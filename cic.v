==> flow/design.v <==
module cic32
    (
        input i_clk_high,
        input i_reset,
        input [7:0] i_signal,
        output reg o_clk_low,
        output [9:0] o_signal
    );
    localparam hold   = 1'b0;
    localparam sample = 1'b1;
    reg [1:0] r_main_ST;
    reg [4:0] r_counter;
    reg [7:0] r_signal_in;
    reg [25:0] r_intergrator_0;
    reg [20:0] r_intergrator_1;
    reg [15:0] r_intergrator_2;
    reg [13:0] r_intergrator_2_decimation_1;
    reg [13:0] r_intergrator_2_decimation_2;
    reg [13:0] r_comb_0;
    reg [13:0] r_comb_1;
    reg [12:0] r_comb_1_decimation_1;
    reg [12:0] r_comb_1_decimation_2;
    reg [12:0] r_comb_2;
    reg [11:0] r_comb_2_decimation_1;
    reg [11:0] r_comb_2_decimation_2;
    reg [11:0] r_comb_3;
    always @(posedge i_clk_high or posedge i_reset)
        begin
            if(i_reset)
                begin
                    r_counter <= 5'b0;
                    r_main_ST <= hold;
                    o_clk_low <= 1'b0;
                end
            else
                begin
                    if (r_counter == 5'd31)
                        begin
                            r_counter <= 5'b0;
                            r_main_ST <= sample;
                            o_clk_low <= 1'b1;
                        end
                    else
                        begin
                            r_counter <= r_counter + 1;
                            r_main_ST <= hold;
                            o_clk_low <= 1'b0;
                        end
                end
        end
    always @(posedge i_clk_high)
        begin
            r_signal_in     <= i_signal;
            r_intergrator_0 <= r_intergrator_0 + r_signal_in;
            r_intergrator_1 <= r_intergrator_1 + r_intergrator_0[25:5];
            r_intergrator_2 <= r_intergrator_2 + r_intergrator_1[20:5];
        end
    always @(posedge i_clk_high)
        begin
            if (r_main_ST == sample)
                begin
                    r_comb_0 <= r_intergrator_2[15:2];
                    r_intergrator_2_decimation_1 <= r_comb_0;
                    r_intergrator_2_decimation_2 <= r_intergrator_2_decimation_1;
                    r_comb_1 <= r_comb_0 - r_intergrator_2_decimation_2;
                    r_comb_1_decimation_1 <= r_comb_1[13:1];
                    r_comb_1_decimation_2 <= r_comb_1_decimation_1;
                    r_comb_2 <= r_comb_1[13:1] - r_comb_1_decimation_2;
                    r_comb_2_decimation_1 <= r_comb_2[12:1];
                    r_comb_2_decimation_2 <= r_comb_2_decimation_1;
                    r_comb_3 <= r_comb_2 - r_comb_2_decimation_2;
                end
        end
    assign o_signal = r_comb_3[11:2];
endmodule
# --- Reports on cic32 ---
# The steps from the RTL of cic32 to its reports follow in flow order.
# Lines are those of the file above, counted from 1.
# Library cell names are shortened.
design:
  design: "cic32"
  clock_port: "i_clk_high"
  cell_library: "sky130hd"
  corner: "tt_025C_1v80"

# --- Elaborated design ---
# Counts by Yosys on the flattened word-level netlist (proc, flatten, opt, wreduce; memories kept). Register bits leave out memories and registers merged into their read ports (data or address); mux counts leave out enables and synchronous resets folded into registers. Print and check cells are left out.
word_totals:
  register_bits: 209
  latchBits: 0
  mem_bits_rw: 0
  mem_bits_ro: 0
  clocked_rd_ports_x_width: 0
  mem_count: 0
  inputBits: 10
op_classes:
  add_sub_neg: 7
  mul: 0
  n_div: 0
  compare: 0
  equal: 2
  shifts: 0
  muxes: 3
  bitwise: 0
  reduce_and_logical: 0
ops:
  columns: ["operator", "n"]
  rows:
  - ["adder 26 x 8 -> 26 bit", 1]
  - ["adder 21 bit", 1]
  - ["adder 16 bit", 1]
  - ["subtractor 14 bit", 1]
  - ["subtractor 13 bit", 1]
  - ["subtractor 12 bit", 1]
  - ["adder 5 x 1 -> 5 bit with constant B", 1]
  - ["== test 5 bit with constant B", 1]
  - ["two-way mux 5 bit", 1]
  - ["two-way mux 1 bit", 2]
  - ["== test 1 bit with constant B", 1]

# --- Logic depth ---
# Depth = most cells in a row (Yosys ltp): at word level without a register or memory, in the mapped netlist without a sequential cell, where the memories' decode and read muxes count.
logic_depth:
  ltp_word: 2
  abc_area: 0
  ltp_mapped: 9
  depth_no_buf: 9

# --- Mapped cells and area ---
# The flow's flattened synthesis, as Yosys stat reports it; memories are mapped. The netlist is that of the ABC_AREA named above (0 if unset); the other value can give another one.
types:
  columns: ["cell_type", "n", "type_area_um2"]
  rows:
  - ["edfxtp_1", 128, 3.84E+03]
  - ["dfxtp_1", 71, 1.42E+03]
  - ["ha_1", 79, 988.448]
  - ["xnor2_1", 53, 464.195]
  - ["xor2_1", 35, 306.544]
  - ["inv_1", 63, 236.477]
  - ["a21oi_1", 47, 235.226]
  - ["nand2_1", 44, 165.158]
  - ["nor2_1", 44, 165.158]
  - ["a21o_1", 21, 157.651]
  - ["dfrtp_1", 6, 150.144]
  - ["fa_1", 5, 100.096]
  - ["nand3_1", 20, 100.096]
  - ["o21ai_0", 17, 85.082]
  - ["o21a_1", 11, 82.579]
  - ["a211oi_1", 10, 75.072]
  - ["o21ai_1", 14, 70.067]
  - ["nor2b_1", 11, 68.816]
# Other cell types: 49; their cells: 120.
synth_totals:
  cells: 799
  synth_area_um2: 9621.7
  seqArea_um2: 5415.2
  flip_flops: 205

# --- Timing after synthesis ---
# Source: OpenSTA report_checks on the synthesized netlist (no wires, ideal clock, input and output delay 20% of the period each), path of least setup slack; recovery checks are left aside. Register names are those of the netlist, which keeps one name where synthesis merged equal registers.
synth_path:
  path_type: "register to output"
  start: "register (name not given)"
  end: "output port o_clk_low"
  period_ps: 5840
  t_first_pin_ps: 0
  t_arrival_ps: 2945
  slack_ps: 1727
  path_delay_ps: 2945
  path_stages: 1
  path_buffers: 0
  synth_period_reached_ps: 4113
# "path_delay_ps" = arrival - input delay + setup time.
# A path that ends at an output port has no setup time.
# "path_stages" counts driving pins, that of a launching flip-flop among them; a cell with two outputs on the path counts twice.
# "synth_period_reached_ps" is the clock period less the worst setup slack; recovery checks do not enter. This is arithmetic on one report: input and output delays are still those of the set period (20% each).
synth_between:
  cell_sequence: "dfrtp_1"
synth_lines:
  columns: ["element", "line_no", "source"]
  rows:
  - ["end: declaration", 6, "output reg o_clk_low,"]
# Chain of elaborated cells between the ends: none given.

# --- Worst path after layout ---
# Path of least setup slack in the final report of entry A (OpenROAD, finished layout, wires in). Where an end is a register, its clock arrival counts in the times.
# The path's times are printed in steps of 10 ps; the period is the one set.
layout_path:
  path_type: "register to register"
  start: "register r_intergrator_1[5]"
  end: "register r_intergrator_2[14]"
  period_ps: 2840
  setup_ps: 90
  t_first_pin_ps: 490
  t_arrival_ps: 2760
  slack_ps: 440
  path_stages: 9
  path_buffers: 0
# The rows between start and end are the longest chain of elaborated cells between them; the timing report does not say that the signal goes this way. Where chains are equally long, one stands for them.
# Each line given opens the expression or statement behind the cell; cells for indexed reads and writes are added by Yosys, which also makes memories of some case tables.
layout_between:
  cell_sequence: "dfxtp_2 > ha_4 > fa_2 > a211oi_4 > o211ai_1 > a41oi_2 > nor2_2 > a221o_1 > xor2_1"
  elab_chain_cells: 1
  cone_cells: 1
  cone_lines: 1
  classes_between: "add/sub (1)"
layout_lines:
  columns: ["element", "line_no", "source"]
  rows:
  - ["start: declaration", 15, "reg [20:0] r_intergrator_1;"]
  - ["start: assignment", 55, "r_intergrator_1 <= r_intergrator_1 + r_intergrator_0[25:5];"]
  - ["adder 16 bit", 56, "r_intergrator_2 <= r_intergrator_2 + r_intergrator_1[20:5];"]
  - ["end: assignment", 56, null]
  - ["end: declaration", 16, "reg [15:0] r_intergrator_2;"]

# Measured data: module cic32, platform sky130hd, 2 stored runs of the flow under differing settings, order arbitrary. Input and output delays are each 20% of the period that was set; the output load is 0.01 pF.
# "period_reached_ps" = clock period - worst setup slack. The figure is calculated, with input and output delays left at 20% of the set period.
# "timing.worst_path_ps": the worst setup path's part of the clock period (all of it between registers, 20% less for each end at a port) less its slack. A launch clock that arrives late makes it longer, a capture clock that arrives late makes it shorter.
# "timing.worst_path_ps" is known to 10 ps.
runs:
  - name: "entry A"
    settings:
      period_ns: 2.84
      CORE_UTILIZATION: 48
      SETUP_SLACK_MARGIN: 0.7
      HOLD_SLACK_MARGIN: -0.08
      CORE_ASPECT_RATIO: 0.56
      CORE_MARGIN: 3
      TNS_END_PERCENT: 20
      CTS_CLUSTER_SIZE: 61
      CTS_CLUSTER_DIAMETER: 148
      CAP_MARGIN: 10
      SLEW_MARGIN: 30
    results:
      timing.worst_path_ps: 2400
      worst_path_kind: "register to register"
      total_die_area_um2: 21852.1
      period_reached_ps: 2397
      cell_area_final_um2: 10930.5
      post_synth_area_um2: 9621.7
      final_setup_ws_ps: 443
  - name: "entry B"
    settings:
      period_ns: 7.94
      CORE_UTILIZATION: 68
      PLACE_DENSITY_LB_ADDON: 0.27
      CORE_ASPECT_RATIO: 0.83
      CORE_MARGIN: 3
      MAX_ROUTING_LAYER: "met4"
      CAP_MARGIN: 20
      SLEW_MARGIN: 20
    results:
      cell_area_final_um2: 10649.0
      period_reached_ps: 3668
      post_synth_area_um2: 9621.7
      total_die_area_um2: 15618.9
      timing.worst_path_ps: 2080
      worst_path_kind: "register to output"
      final_setup_ws_ps: 4272
